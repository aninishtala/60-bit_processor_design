==> flow/design.v <==
module ProgramCounter(
    input wire        clk,
    input wire        rst,
    input wire        Branch, jump,   
    input wire [71:0] Addr,     
    input wire [67:0] jump_addr,  
    input wire [54:0] branch_addr,  
    output reg [71:0] PC
);
always @ (posedge clk) begin
    if (rst)
        PC <= 72'b0;             
    else if (Branch)
        PC <= {17'b0, branch_addr};              
    else if (jump)
        PC <= {4'b0, jump_addr};   
    else 
        PC <= Addr + 1'b1;     
end
endmodule
From RTL to reports: ProgramCounter
The steps from the RTL of ProgramCounter to its reports follow in flow order. Lines are those of the file above, counted from 1. Operators: Yosys type, input widths -> output width; for muxes data width and select width s. Cell names lack the library's common part. The mark - stands for no value.

Top module: ProgramCounter. Clock port: clk. Standard-cell library: sky130hd. Corner: tt_025C_1v80.

Elaborated design
Counts by Yosys on the flattened word-level netlist (proc, flatten, opt, wreduce; memories kept). Register bits leave out memories and registers merged into their read ports (data or address); mux counts leave out enables and synchronous resets folded into registers. Print and check cells are left out. Cells with the same type and inputs are merged into one.

For register bits after elaboration the number is 72.

Reductions and logical operators: 2. For add/subtract/negate cells the number is 1. Under mux-type cells stands 2.

Operators with widths (number): $add 72x1->72 const B (1); $mux 68 (1); $mux 55 (1); $reduce_or 3->1 (1); $reduce_or 2->1 (1).

Longest topological paths
Longest topological path by Yosys (ltp), each cell counted once; first at word level (registers and memories cut), then after technology mapping (sequential cells cut; the memories' decode and read muxes count).

The figure for depth after elaboration is 3. For ABC_AREA the number is 0. For depth in mapped cells the number is 7. Gate-level depth less buffers: 7.

Netlist
Source: synth_stat.txt of the flow (Yosys; design flattened, memories mapped). It holds for the ABC_AREA given above (unset counts as 0); a run with the other value may have another netlist. Totals and module areas in this step are rounded.

The entry for flip-flop cells reads 72. Under synthesis area stands 4187 um^2. Mapped cells: 514. The entry for sequential area reads 1441 um^2. The figure for buffers is 25.

Cells by type: dfxtp_1 (number 72, area in all 1.44E+03 um^2); xnor2_1 (number 48, area in all 420.403 um^2); a22oi_1 (number 34, area in all 255.245 um^2); o21ai_0 (number 43, area in all 215.206 um^2); xor2_1 (number 21, area in all 183.926 um^2); nand3_1 (number 36, area in all 180.173 um^2); nand2_1 (number 39, area in all 146.39 um^2); nor2_1 (number 39, area in all 146.39 um^2); and3_1 (number 20, area in all 125.12 um^2); nand4_1 (number 17, area in all 106.352 um^2); nor3_1 (number 20, area in all 100.096 um^2); a21oi_1 (number 18, area in all 90.086 um^2); clkbuf_1 (number 23, area in all 86.333 um^2); mux2i_1 (number 8, area in all 80.077 um^2); nor4_1 (number 10, area in all 62.56 um^2); o22ai_1 (number 8, area in all 50.048 um^2); and4_1 (number 5, area in all 43.792 um^2); nor4_4 (number 2, area in all 42.541 um^2).

Other cell types: 26; their cells: 51.

Worst setup path after synthesis
Source: OpenSTA report_checks on the synthesized netlist (no wires, ideal clock, input and output delay 20% of the period each), path of least setup slack; recovery checks are left aside. Register names are those of the netlist, which keeps one name where synthesis merged equal registers.

Kind: input port to flip-flop. From: in Addr[34]. To: reg PC[51]. Under path buffers stands 1. The figure for delay of the path is 1664 ps. The figure for data arrival time is 2174 ps. For external input delay the number is 642 ps. The entry for period reads 3210 ps. For setup slack the number is 903 ps. For library setup time the number is 132 ps. The entry for launch time at the first pin reads 642 ps. The figure for driving pins on the path is 7. Period reached after synthesis: 2307 ps.

"delay of the path" = arrival - input delay + setup time. "driving pins on the path" counts driving pins, that of a launching flip-flop among them; a cell with two outputs on the path counts twice. "period reached after synthesis" = period - worst setup slack (recovery checks aside). The figure is calculated, with input and output delays left at 20% of the set period. Between the ends stands the longest chain of elaborated cells between them, by number of cells; it is not shown to be the way that was timed. Of several equally long chains one is given. Each line given opens the expression or statement behind the cell; cells for indexed reads and writes are added by Yosys, which also makes memories of some case tables. At most two assigning lines are given for a register; there are more.

Cell sequence: nand4_1 -> or4_4 -> nand4bb_1 -> buf_6 -> o31a_1 -> o21ai_1 -> a21oi_1. For cells in the longest elaborated chain the number is 3.

Ends and longest elaborated chain, after synthesis: start: declaration (RTL line 5) `input wire [71:0] Addr,`; $add 72x1->72 (RTL line 18) `PC <= Addr + 1'b1;`; $mux 68 (RTL line 15) `else if (jump)`; $mux 55 (RTL line 13) `else if (Branch)`; end: assignment (RTL line 14) `PC <= {17'b0, branch_addr};`; end: assignment (RTL line 16) `PC <= {4'b0, jump_addr};`; end: declaration (RTL line 8) `output reg [71:0] PC`.

Path in the finished layout
Path of least setup slack in the final report of run 2 (OpenROAD, finished layout, wires in). Where an end is a register, its clock arrival counts in the times. The path's times are printed in steps of 10 ps; the period is the one set.

Kind: input port to flip-flop. From: in Addr[34]. To: reg PC[53]. For library setup time the number is 120 ps. The figure for data arrival time is 2090 ps. Under path buffers stands 3. The entry for launch time at the first pin reads 300 ps. For setup slack the number is -330 ps. For external input delay the number is 300 ps. The entry for period reads 1500 ps. The figure for driving pins on the path is 9.

Between the ends stands the longest chain of elaborated cells between them, by number of cells; it is not shown to be the way that was timed. Of several equally long chains one is given. At most two assigning lines are given for a register; there are more.

Cell sequence: buf_2 -> nand4_1 -> or4_4 -> buf_6 -> nor4_4 -> buf_6 -> nand4_1 -> xor2_1 -> o21ai_1. For cells in the longest elaborated chain the number is 3.

Ends and longest elaborated chain, post-layout: start: declaration (RTL line 5) `input wire [71:0] Addr,`; $add 72x1->72 (RTL line 18) `PC <= Addr + 1'b1;`; $mux 68 (RTL line 15) `else if (jump)`; $mux 55 (RTL line 13) `else if (Branch)`; end: assignment (RTL line 14) `PC <= {17'b0, branch_addr};`; end: assignment (RTL line 16) `PC <= {4'b0, jump_addr};`; end: declaration (RTL line 8) `output reg [71:0] PC`.

Measured results for ProgramCounter: 2 stored runs of the Yosys and OpenROAD flow on sky130hd. The settings differ; the order carries no meaning. The constraints put input and output delay at 20% of the set period each and load the outputs with 0.01 pF. By "time used up by the worst setup path" is meant the share of the clock period that the worst setup path is allowed (20% is reserved at inputs, 20% at outputs), minus its slack. Clock arrival times at its registers enter into it. "overall power" rests on the timing tool's default activity at the inputs, not on a simulated workload. "time used up by the worst setup path" is known to 10 ps. The measured numbers are rounded.

Run 1 has these settings: period_ns 1.45; CORE_UTILIZATION 52; PLACE_DENSITY 0.54; HOLD_SLACK_MARGIN 0.29; CORE_ASPECT_RATIO 0.52; CORE_MARGIN 7; CELL_PAD_IN_SITES_DETAIL_PLACEMENT 0; TNS_END_PERCENT 40; ABC_AREA 0; GPL_TIMING_DRIVEN 0; GPL_ROUTABILITY_DRIVEN 1; CTS_CLUSTER_SIZE 79; CAP_MARGIN 40; SLEW_MARGIN 25; MAX_ROUTING_LAYER met4. Outcome: stopped before the end: clock tree synthesis reported DPL-0038.

Run 2 has these settings: period_ns 1.5; CAP_MARGIN 20; CORE_MARGIN 2; CORE_UTILIZATION 40; SLEW_MARGIN 20. The measured total negative slack is -6665 ps. For the lowest hold slack the run shows 261 ps. The overall die area is 11300 um^2. The measured setup slack of the worst path is -327 ps. The time used up by the worst setup path stands at 1530 ps. Critical path type: input port to flip-flop. The cell area after synthesis reads 4187 um^2. The overall power reads 5.934 mW. The final utilization stands at 92.0 %.
